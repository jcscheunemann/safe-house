==> flow/design.v <==
`timescale 1 ns / 1 ns
module booth4beta(
              A ,                                        
              B ,                                        
              S ,                                         
              clk                                        
              ); 
parameter TAM = 8;
input [TAM-1:0] A;
input [TAM-1:0] B;
input clk;  
output [TAM*2-1:0] S;
wire [TAM*2-1:0] MD;                              
wire [TAM:0] MR;                              
wire [TAM*2-1:0] menosMD;                        
wire [TAM*2-1:0] doisMD;                         
wire [TAM*2-1:0] menos2MD;                       
wire [TAM-1  :0] zero;                                   
wire [TAM-1  :0] um;                                     
wire [TAM-1:0] A;
wire [TAM-1:0] B;
wire [TAM*2-1:0] S;
reg [TAM*2-1:0] P;                                       
reg [TAM-1:0]   I;                                       
reg             flag;                                    
reg             xor1;                                    
reg [TAM*2-1:0] parcial;                                 
reg [TAM*2-1:0] parcial0;                                
reg [TAM*2-1:0] parcial1;                                
reg [TAM*2-1:0] parcial2;                                
reg [TAM*2-1:0] parcial3;                                
  assign zero = {TAM{1'b0}};                             
  assign um   = {TAM{1'b1}};                             
  assign MR = {B, 1'b0};                                 
  assign MD = A[TAM-1] ? {um, A} : {zero, A};            
  assign menosMD = ~(MD) + 1;                            
  assign doisMD = MD+MD;                                 
  assign menos2MD = ~(doisMD) + 1;                       
  assign S = P;                                          
  always@(posedge clk) begin: soma
        P={TAM{1'b0}};                                                         
        for (I=1; I<=TAM ; I=I+2)                                              
          begin: fore 
            flag = (MR[I] & MR[I-1] & MR[I+1])|(~MR[I] & ~MR[I-1] & ~MR[I+1]); 
            xor1 = (MR[I] ^ MR[I-1]);                                          
            parcial = MR[I+1] ?  menosMD : MD ;                           
            parcial0= MR[I+1] ?  menos2MD : doisMD ;                      
            parcial1= xor1    ? parcial : parcial0 ;                    
            parcial2= flag    ? 0 : parcial1 ;                          
            parcial3= parcial2 << (I-1) ;                               
            P       = P + parcial3;                                     
         end  
     end
endmodule 
==> Step by step through the tools: booth4beta <==
What the tools print for booth4beta, step after step.
Line numbers count from 1 in the design file above.
Operators carry their Yosys type and port widths (W data, S select, Z words).
{ "inputs": {"top": "booth4beta", "clock": "clk", "cell_library": "sky130hd", "pvt_corner": "tt_025C_1v80"} }

==> Word level <==
Counts by Yosys on the flattened word-level netlist (proc, flatten, opt, wreduce; memories kept). Register bits leave out memories and registers merged into their read ports (data or address); mux counts leave out enables and synchronous resets folded into registers. Print and check cells are left out. Cells with the same type and inputs are merged into one.
{ "bits": {"elab_cells": 53, "reg_bits": 16, "out_inout_bits": 16, "inputBits": 17} }
{ "classes": {"mux": 17, "logic": 29, "addsub": 6} }
{ "ops": {"columns": ["cell", "n"], "rows": [
  ["$mux W16", 5],
  ["$add A16 B16 Y16", 4],
  ["$mux W14", 4],
  ["$mux W12", 4],
  ["$mux W10", 4],
  ["$add A16 B1 Y16 const B", 2],
  ["$not A16 Y16", 2],
  ["$and A1 B1 Y1", 13],
  ["$not A1 Y1", 8],
  ["$or A1 B1 Y1", 3],
  ["$xor A1 B1 Y1", 3]
]} }

==> Logic depth <==
Longest topological path by Yosys (ltp), each cell counted once; first at word level (registers and memories cut), then after technology mapping (sequential cells cut; the memories' decode and read muxes count).
{ "depth": {"word_depth": 10, "abc_area": 0, "ltp_mapped": 21, "ltp_nobuf": 18} }

==> After synthesis <==
Source: synth_stat.txt of the flow (Yosys; design flattened, memories mapped). It holds for the ABC_AREA given above (unset counts as 0); a run with the other value may have another netlist.
{ "mapped": {"mapped_cells": 377, "flip_flops": 16, "seqArea_mm2": 0.0003203, "area_mm2": 0.0028903, "buf_cells": 24} }
{ "types": {"columns": ["type", "n", "type_area_um2"], "rows": [
  ["sky130_fd_sc_hd__fa_1", 21, 420.403],
  ["sky130_fd_sc_hd__dfxtp_1", 16, 320.307],
  ["sky130_fd_sc_hd__ha_1", 24, 300.288],
  ["sky130_fd_sc_hd__inv_1", 49, 183.926],
  ["sky130_fd_sc_hd__xnor2_1", 20, 175.168],
  ["sky130_fd_sc_hd__nand2_1", 41, 153.898],
  ["sky130_fd_sc_hd__a21oi_1", 30, 150.144],
  ["sky130_fd_sc_hd__nor2_1", 30, 112.608],
  ["sky130_fd_sc_hd__xor2_1", 11, 96.342],
  ["sky130_fd_sc_hd__mux2i_1", 9, 90.086],
  ["sky130_fd_sc_hd__a211oi_1", 9, 67.565],
  ["sky130_fd_sc_hd__clkbuf_1", 16, 60.058],
  ["sky130_fd_sc_hd__nand2b_1", 8, 50.048],
  ["sky130_fd_sc_hd__mux4_2", 2, 45.043],
  ["sky130_fd_sc_hd__o21ai_0", 8, 40.038],
  ["sky130_fd_sc_hd__nor2b_1", 6, 37.536],
  ["sky130_fd_sc_hd__nor3_1", 7, 35.034],
  ["sky130_fd_sc_hd__buf_6", 3, 33.782]
]} }
Not listed: further types 36, cells in them 67.

==> Path before layout <==
OpenSTA on the mapped netlist: ideal clock, no wires. The path of least setup slack (recovery checks aside). Input and output delay are each 20% of the period. Register names are those of the netlist, which keeps one name where synthesis merged equal registers.
{ "synth_timing": {"kind": "input port to flip-flop", "startpoint": "in B[1]", "endpoint": "reg P[15]", "arrival_ns": 6.354, "setup_ns": 0.130, "delay_ns": 5.016, "launch_ns": 1.468, "path_buffers": 3, "driving_pins": 18, "input_delay_ns": 1.468, "clock_period_ns": 7.34, "required_time_ns": 7.210, "slack_ns": 0.856, "synth_period_reached_ns": 6.484} }
"delay_ns" = arrival - input delay + setup time.
"driving_pins": output pins that drive a net of the path, with the launching flip-flop's if there is one; two outputs of one cell count as two.
"synth_period_reached_ns" = period - worst setup slack (recovery checks aside). The figure is calculated, with input and output delays left at 20% of the set period.
Between the ends stands the longest chain of elaborated cells between them, by number of cells; it is not shown to be the way that was timed. Of several equally long chains one is given.
Each line given opens the expression or statement behind the cell; cells for indexed reads and writes are added by Yosys, which also makes memories of some case tables.
{ "synth_between": {"path_cell_list": "sky130_fd_sc_hd__clkbuf_1 sky130_fd_sc_hd__clkinv_1 sky130_fd_sc_hd__ha_1 sky130_fd_sc_hd__clkbuf_1 sky130_fd_sc_hd__clkbuf_1 sky130_fd_sc_hd__mux4_2 sky130_fd_sc_hd__and3_1 sky130_fd_sc_hd__fa_1 sky130_fd_sc_hd__inv_1 sky130_fd_sc_hd__fa_1 sky130_fd_sc_hd__inv_1 sky130_fd_sc_hd__ha_1 sky130_fd_sc_hd__and3_1 sky130_fd_sc_hd__a221oi_1 sky130_fd_sc_hd__nor3_1 sky130_fd_sc_hd__a2111oi_0 sky130_fd_sc_hd__a21oi_1 sky130_fd_sc_hd__xnor3_1", "elab_chain_cells": 8, "cone_cells": 17, "cone_lines": 7, "cone_classes": "add/sub (3); mux (6); logic (8)"} }
{ "synth_lines": {"columns": ["item", "line", "source"], "rows": [
  ["start: declaration", 10, "input [TAM-1:0] B;"],
  ["$not A1 Y1", 44, "flag = (MR[I] & MR[I-1] & MR[I+1])|(~MR[I] & ~MR[I-1] & ~MR[I+1]);"],
  ["$and A1 B1 Y1 x2", 44, null],
  ["$or A1 B1 Y1", 44, null],
  ["$mux W14", 49, "parcial2= flag    ? 0 : parcial1 ;"],
  ["$add A16 B16 Y16 x3", 51, "P       = P + parcial3;"],
  ["end: assignment", 41, "P={TAM{1'b0}};"],
  ["end: assignment", 51, null],
  ["end: declaration", 23, "reg [TAM*2-1:0] P;"]
]} }

==> Path in the finished layout <==
Path of least setup slack in the final report of record 2 (OpenROAD, finished layout, wires in). Where an end is a register, its clock arrival counts in the times.
{ "layout_timing": {"kind": "input port to flip-flop", "startpoint": "in A[1]", "endpoint": "reg P[15]", "clock_period_ns": 6.7, "setup_ns": 0.12, "input_delay_ns": 1.34, "launch_ns": 1.34, "slack_ns": 0.27, "required_time_ns": 6.83, "path_buffers": 3, "arrival_ns": 6.56, "driving_pins": 19} }
Between the ends stands the longest chain of elaborated cells between them, by number of cells; it is not shown to be the way that was timed. Of several equally long chains one is given.
{ "layout_between": {"path_cell_list": "sky130_fd_sc_hd__clkdlybuf4s50_1 sky130_fd_sc_hd__or3_1 sky130_fd_sc_hd__buf_4 sky130_fd_sc_hd__or3_1 sky130_fd_sc_hd__nand2_1 sky130_fd_sc_hd__xor2_1 sky130_fd_sc_hd__a211oi_2 sky130_fd_sc_hd__fa_1 sky130_fd_sc_hd__inv_1 sky130_fd_sc_hd__fa_1 sky130_fd_sc_hd__inv_1 sky130_fd_sc_hd__ha_1 sky130_fd_sc_hd__and3_1 sky130_fd_sc_hd__a221oi_2 sky130_fd_sc_hd__nor3_1 sky130_fd_sc_hd__a2111oi_2 sky130_fd_sc_hd__buf_4 sky130_fd_sc_hd__a21oi_1 sky130_fd_sc_hd__xnor3_1", "elab_chain_cells": 10, "cone_cells": 25, "cone_lines": 9, "cone_classes": "add/sub (6); mux (17); logic (2)"} }
{ "layout_lines": {"columns": ["item", "line", "source"], "rows": [
  ["start: declaration", 9, "input [TAM-1:0] A;"],
  ["$mux W16", 35, "assign MD = A[TAM-1] ? {um, A} : {zero, A};"],
  ["$add A16 B16 Y16", 37, "assign doisMD = MD+MD;"],
  ["$not A16 Y16", 38, "assign menos2MD = ~(doisMD) + 1;"],
  ["$add A16 B1 Y16", 38, null],
  ["$mux W16", 47, "parcial0= MR[I+1] ?  menos2MD : doisMD ;"],
  ["$mux W16", 48, "parcial1= xor1    ? parcial : parcial0 ;"],
  ["$mux W16", 49, "parcial2= flag    ? 0 : parcial1 ;"],
  ["$add A16 B16 Y16 x3", 51, "P       = P + parcial3;"],
  ["end: assignment", 41, "P={TAM{1'b0}};"],
  ["end: assignment", 51, null],
  ["end: declaration", 23, "reg [TAM*2-1:0] P;"]
]} }

Data sheet: physical implementation of booth4beta

Stored flow runs of booth4beta (2 of them; Yosys, OpenROAD, sky130hd). They differ in their settings and are not a sequence. Constraints: input delay and output delay 20% of the set period each, output load 0.01 pF.
"achieved_period_ns" is the run's clock period less its worst setup slack. It is reckoned from that one timing run; input and output delays stay at 20% of the period that was set.
"worstPathTime_ns" means the part of the period allowed to the worst setup path (the constraints hold back 20% at inputs and 20% at outputs) less its slack; where the path has registers, the arrival times of their clocks count too.
"power.total_mw" rests on the timing tool's default activity at the inputs, not on a simulated workload.

Record 1
==> flow/run.sh <==
#!/bin/bash
# the make line also repeats the synthesis and layout settings of config.mk as NAME=value (left out here)
make -C /OpenROAD-flow-scripts/flow DESIGN_CONFIG=/design/flow/config.mk WORK_HOME=/design/flow/orfs CLKGATE_MAP_FILE= finish
==> flow/config.mk <==
export PLATFORM = sky130hd
export DESIGN_NAME = booth4beta
export DESIGN_NICKNAME = booth4beta
export VERILOG_FILES = /design/flow/design.v
export SDC_FILE = /design/flow/constraint.sdc
export NUM_CORES = 4
export LEC_CHECK = 0
export CAP_MARGIN = 40
export CELL_PAD_IN_SITES_DETAIL_PLACEMENT = 2
export CELL_PAD_IN_SITES_GLOBAL_PLACEMENT = 3
export CORE_ASPECT_RATIO = 0.59
export CORE_MARGIN = 2
export CORE_UTILIZATION = 71
export GPL_ROUTABILITY_DRIVEN = 1
export MAX_ROUTING_LAYER = met4
export PLACE_DENSITY_LB_ADDON = 0.07
export SLEW_MARGIN = 25
export TNS_END_PERCENT = 85
==> flow/constraint.sdc <==
create_clock -name core_clock -period 4.32 [get_ports {clk}]
set_input_delay 0.8640 -clock core_clock [delete_from_list [all_inputs] [get_ports {clk}]]
set_output_delay 0.8640 -clock core_clock [all_outputs]
set_load 0.01 [all_outputs]

==> results of record 1, as JSON <==
{
  "outcome": "incomplete, placement halted on FLW-0024"
}

Record 2
==> flow/run.sh <==
#!/bin/bash
# the make line also repeats the synthesis and layout settings of config.mk as NAME=value (left out here)
make -C /OpenROAD-flow-scripts/flow DESIGN_CONFIG=/design/flow/config.mk WORK_HOME=/design/flow/orfs CLKGATE_MAP_FILE= finish
==> flow/config.mk <==
export PLATFORM = sky130hd
export DESIGN_NAME = booth4beta
export DESIGN_NICKNAME = booth4beta
export VERILOG_FILES = /design/flow/design.v
export SDC_FILE = /design/flow/constraint.sdc
export NUM_CORES = 4
export LEC_CHECK = 0
export CAP_MARGIN = 20
export CORE_MARGIN = 2
export CORE_UTILIZATION = 71
export SLEW_MARGIN = 20
==> flow/constraint.sdc <==
create_clock -name core_clock -period 6.7 [get_ports {clk}]
set_input_delay 1.3400 -clock core_clock [delete_from_list [all_inputs] [get_ports {clk}]]
set_output_delay 1.3400 -clock core_clock [all_outputs]
set_load 0.01 [all_outputs]

==> results of record 2, as JSON <==
{
  "power.total_mw": 1.025,
  "achieved_period_ns": 6.428,
  "worstPathTime_ns": 5.09,
  "worstPathKind": "input port to flip-flop",
  "setup_tns_ns": 0.000,
  "synthArea_mm2": 0.0028903,
  "holdWs_ns": 1.854,
  "setup_ws_ns": 0.272,
  "finish.stdcell_area_mm2": 0.0034108,
  "dieArea_mm2": 0.0045968,
  "layout_utilization_frac": 0.859
}
