==> flow/design.v <==
`timescale 1 ns / 1 ns
module booth4always(
              A ,  
              B ,  
              S ,   
              clk
              ); 
parameter TAM = 8;
input [TAM-1:0] A;
input [TAM-1:0] B;
input clk; 
output [TAM+TAM-1:0] S;
wire [TAM+TAM-1:0] MD;                    
wire [TAM:0] MR;                          
wire [TAM+TAM-1:0] menosMD;               
wire [TAM+TAM-1:0] doisMD;                
wire [TAM+TAM-1:0] menos2MD;              
wire [TAM-1  :0]   zero;                  
wire [TAM-1  :0]   um;                    
wire [TAM-1:0]     A;
wire [TAM-1:0]     B;
wire [TAM+TAM-1:0] S;                     
reg  [(TAM>>1)-1:0] flag ;   
reg  [(TAM>>1)-1:0] xor1 ;   
reg [TAM+TAM-1:0] beta   [0:(TAM>>1)-1];   
reg [TAM+TAM-1:0] beta0  [0:(TAM>>1)-1];   
reg [TAM+TAM-1:0] beta1  [0:(TAM>>1)-1];   
reg [TAM+TAM-1:0] beta2  [0:(TAM>>1)-1];   
reg [TAM+TAM-1:0] beta3  [0:(TAM>>1)-1];   
wire [TAM+TAM-1:0] Spar   [0:(TAM>>1)-1];   
reg  [TAM+TAM-1:0] P      [0:(TAM>>1)-1];   
  assign zero = {TAM{1'b0}};                      
  assign um   = {TAM{1'b1}};                      
  assign MR = {B, 1'b0};                          
  assign MD = A[TAM-1] ? {um, A} : {zero, A};     
  assign menosMD = -(MD) ;  
  assign doisMD = {MD,1'b0};                    
  assign menos2MD = -(doisMD);         
  assign S       = Spar[(TAM>>1)-1];              
  assign Spar[0] = P[0];               
genvar I;
generate        
        for (I=1; I<TAM+1 ; I=I+2) begin: booth       
         always @(posedge clk) begin  
                 flag [(I>>1)] = ~(~(MR[I] & MR[I-1] & MR[I+1])&(MR[I] | MR[I-1] | MR[I+1])); 
                 xor1 [(I>>1)] = (MR[I] ^ MR[I-1]);              
                 beta [(I>>1)] = MR[I+1] ?  menosMD  : MD ;      
                 beta0[(I>>1)] = MR[I+1] ?  menos2MD : doisMD ;  
                 beta1[(I>>1)] = xor1[I>>1] ? beta[(I>>1)] : beta0[(I>>1)];  
                 beta2[(I>>1)] = flag[I>>1] ? 0 : beta1[(I>>1)] ;            
                 beta3[(I>>1)] = beta2[I>>1] << (I-1) ;                      
                 P  [(I>>1)] = beta3[I>>1];   
          end    
        end
endgenerate  
genvar J;
        generate  
		for (J=1; J<=(TAM>>1)-1; J=J+1) begin: sums 
			somador #(.TAM(TAM+TAM)) soma(
							.A(Spar[J-1]),
							.B(P[J]),
							.S(Spar[J] )
						);
		end
        endgenerate
endmodule                                                
`timescale 1 ns / 1 ns
module somador( A, B, S);
	parameter TAM= 8;
		input [TAM-1:0] A;
		input [TAM-1:0] B;
		output [TAM-1:0] S;
		assign S=A+B ; 
endmodule
[From RTL to reports: booth4always]
What the tools print for booth4always, step after step.
Lines are those of the file above, counted from 1.
Operators: Yosys type, input widths -> output width; for muxes data width and select width s.
Library cell names are shortened.
A cell with n/a has no value.
Inputs
  top module: booth4always
  clock: clk
  cell library: sky130hd
  corner: tt_025C_1v80

[Word level]
Source: Yosys, flattened and elaborated. Widths are those after wreduce; folded enables and synchronous resets count as part of the registers. Registers that Yosys merges into a memory's read port (data or address) are not register bits. Print and check cells do not count. Equal cells are merged and count once.
Word-level totals
  register bits after elaboration: 52
  input port bits: 17
  output and inout port bits: 16
  cells after elaboration: 44
Operators by class
  add/sub/neg operators: 5
  multiplexer cells: 13
  bitwise operators: 22
Operators with widths (number)
  $mux 16: 4
  $add 16x16->16: 3
  $mux 14: 3
  $mux 12: 3
  $neg 16->16: 2
  $mux 10: 3
  $and 1x1->1: 9
  $or 1x1->1: 7
  $xor 1x1->1: 3
  $not 1->1: 3

[Logic depth]
Depth = most cells in a row (Yosys ltp): at word level without a register or memory, in the mapped netlist without a sequential cell, where the memories' decode and read muxes count.
Logic depth
  depth in word-level cells: 4
  ABC_AREA: 0
  gate-level depth with buffers: 11
  gate-level depth less buffers: 11

[After synthesis]
Source: synth_stat.txt of the flow (Yosys; design flattened, memories mapped). It holds for the ABC_AREA given above (unset counts as 0); a run with the other value may have another netlist.
The area totals of this step are shown rounded.
Mapped netlist
  cells in the netlist: 433
  synthesis area: 3700 µm²
  mapped flip-flops: 52
  buffer cells: 30
Cell types (number)
  dfxtp_1: 52
  fa_1: 21
  ha_1: 24
  inv_1: 59
  xnor2_1: 22
  o21ai_0: 33
  nor2_1: 35
  a21oi_1: 26
  mux2i_1: 9
  nand2_1: 24
  clkbuf_1: 22
  a211oi_1: 10
  mux2_2: 6
  mux4_2: 3
  xor2_1: 6
  a32o_1: 5
  nor3_1: 10
  a21o_1: 4
Not listed: further types 33, cells in them 62.
By module: a second synthesis without flattening, with its own total; a netlist apart from the flattened one above.
Second synthesis, totals
  cells (unflattened synthesis): 594
  area (unflattened synthesis): 4900 µm²
Each row is one instance without its submodules.
By module
  booth4always: instances 1, cells 291, area 2600 µm²
  somador (TAM=16): instances 3, cells 101, area 750 µm²

[Path before layout]
Path of least setup slack by OpenSTA after synthesis, without wires, with an ideal clock, recovery checks aside; 20% of the period is set as input and as output delay. Where synthesis merged equal registers, the netlist keeps one of their names.
Path post-synthesis
  path type: reg2out
  start point: register P[0][8]
  end point: output port S[13]
  clock period: 5130 ps
  external output delay: 1026 ps
  arrival time: 2880 ps
  required time: 4104 ps
  setup slack: 1224 ps
  delay of the path: 2880 ps
  driving pins on the path: 11
  buffers on the path: 0
  synthesis period reached: 3906 ps
"delay of the path" = arrival - input delay + setup time.
A path that ends at an output port has no setup time.
"driving pins on the path": output pins that drive a net of the path, with the launching flip-flop's if there is one; two outputs of one cell count as two.
"synthesis period reached" = period - worst setup slack (recovery checks aside). The figure is calculated, with input and output delays left at 20% of the set period.
The rows between start and end are the longest chain of elaborated cells between them; the timing report does not say that the signal goes this way. Where chains are equally long, one stands for them.
Each line given opens the expression or statement behind the cell; cells for indexed reads and writes are added by Yosys, which also makes memories of some case tables.
On the way, post-synthesis
  cells stage by stage: dfxtp_1 -> inv_1 -> fa_1 -> fa_1 -> inv_1 -> ha_1 -> a21o_1 -> a31o_2 -> o21ai_0 -> or4b_1 -> o311ai_0
  cells in the longest elaborated chain: 3
Ends and longest elaborated chain, post-synthesis
  start: declaration: line 31  | reg  [TAM+TAM-1:0] P      [0:(TAM>>1)-1];
  start: assignment: line 52  | P  [(I>>1)] = beta3[I>>1];
  $add 16x16->16 x3: line 73  | assign S=A+B ;
  end: declaration: line 12  | output [TAM+TAM-1:0] S;

[Path in the finished layout]
Path of least setup slack in the final report of entry A (OpenROAD, finished layout, wires in). Where an end is a register, its clock arrival counts in the times.
The report prints the path's times to 10 ps; the period is as set.
Path after layout
  path type: reg2out
  start point: register P[1][8]
  end point: output port S[13]
  clock period: 4050 ps
  external output delay: 810 ps
  arrival time: 3260 ps
  required time: 3240 ps
  setup slack: -20 ps
  driving pins on the path: 12
  buffers on the path: 1
The rows between start and end are the longest chain of elaborated cells between them; the timing report does not say that the signal goes this way. Where chains are equally long, one stands for them.
On the way, after layout
  cells stage by stage: dfxtp_2 -> inv_2 -> fa_1 -> fa_1 -> inv_2 -> ha_4 -> a21o_1 -> a31o_2 -> o21ai_2 -> or4b_1 -> o311ai_1 -> buf_2
  cells in the longest elaborated chain: 3
Ends and longest elaborated chain, after layout
  start: declaration: line 31  | reg  [TAM+TAM-1:0] P      [0:(TAM>>1)-1];
  start: assignment: line 52  | P  [(I>>1)] = beta3[I>>1];
  $add 16x16->16 x3: line 73  | assign S=A+B ;
  end: declaration: line 12  | output [TAM+TAM-1:0] S;

Lab notebook: booth4always

Below are 2 stored runs of the flow (Yosys, OpenROAD; platform sky130hd) on booth4always, each with its settings and what was measured, unordered. Constraints: input delay and output delay 20% of the set period each, output load 0.01 pF.
By "achieved clock period" is meant the clock period of the run minus its worst setup slack. This is arithmetic on one report: input and output delays are still those of the set period (20% each).
"worst setup path time": the worst setup path's part of the clock period (all of it between registers, 20% less for each end at a port) less its slack. A launch clock that arrives late makes it longer, a capture clock that arrives late makes it shorter.
By "power" is meant OpenSTA's value without simulated activity: inputs other than the clock are taken to toggle once in ten clock periods, and the tool carries that through the logic.
"worst setup path time" is given in steps of 10 ps.
Results are given in rounded form.

Entry A
==> flow/run.sh <==
#!/bin/bash
# the make line also repeats the synthesis and layout settings of config.mk as NAME=value (left out here)
make -C /OpenROAD-flow-scripts/flow DESIGN_CONFIG=/design/flow/config.mk WORK_HOME=/design/flow/orfs CLKGATE_MAP_FILE= finish
==> flow/config.mk <==
export PLATFORM = sky130hd
export DESIGN_NAME = booth4always
export DESIGN_NICKNAME = booth4always
export VERILOG_FILES = /design/flow/design.v
export SDC_FILE = /design/flow/constraint.sdc
export NUM_CORES = 4
export LEC_CHECK = 0
export CAP_MARGIN = 20
export CORE_MARGIN = 2
export CORE_UTILIZATION = 39
export SLEW_MARGIN = 20
==> flow/constraint.sdc <==
create_clock -name core_clock -period 4.05 [get_ports {clk}]
set_input_delay 0.8100 -clock core_clock [delete_from_list [all_inputs] [get_ports {clk}]]
set_output_delay 0.8100 -clock core_clock [all_outputs]
set_load 0.01 [all_outputs]

==> results of entry A <==
chip area after synthesis (Yosys): 3700 µm²
die area: 10000 µm²
standard-cell area of the final layout: 4400 µm²
utilization: 48%
worst setup slack after layout: -20 ps
total negative slack: -20 ps
worst hold slack: 1300 ps
power: 2600 uW
achieved clock period: 4070 ps
worst setup path time: 3260 ps
worst setup path kind: reg2out

Entry B
==> flow/run.sh <==
#!/bin/bash
# the make line also repeats the synthesis and layout settings of config.mk as NAME=value (left out here)
make -C /OpenROAD-flow-scripts/flow DESIGN_CONFIG=/design/flow/config.mk WORK_HOME=/design/flow/orfs CLKGATE_MAP_FILE= finish
==> flow/config.mk <==
export PLATFORM = sky130hd
export DESIGN_NAME = booth4always
export DESIGN_NICKNAME = booth4always
export VERILOG_FILES = /design/flow/design.v
export SDC_FILE = /design/flow/constraint.sdc
export NUM_CORES = 4
export LEC_CHECK = 0
export ABC_AREA = 1
export CAP_MARGIN = 20
export CORE_ASPECT_RATIO = 1.13
export CORE_MARGIN = 10
export CORE_UTILIZATION = 26
export CTS_CLUSTER_DIAMETER = 294
export GPL_ROUTABILITY_DRIVEN = 0
export PLACE_DENSITY = 0.69
export SLEW_MARGIN = 10
export TNS_END_PERCENT = 100
==> flow/constraint.sdc <==
create_clock -name core_clock -period 4.95 [get_ports {clk}]
set_input_delay 0.9900 -clock core_clock [delete_from_list [all_inputs] [get_ports {clk}]]
set_output_delay 0.9900 -clock core_clock [all_outputs]
set_load 0.01 [all_outputs]

==> results of entry B <==
chip area after synthesis (Yosys): 3600 µm²
die area: 19000 µm²
standard-cell area of the final layout: 4300 µm²
utilization: 32%
worst setup slack after layout: 660 ps
total negative slack: 0 ps
worst hold slack: 1400 ps
power: 2000 uW
achieved clock period: 4290 ps
worst setup path time: 3300 ps
worst setup path kind: reg2out
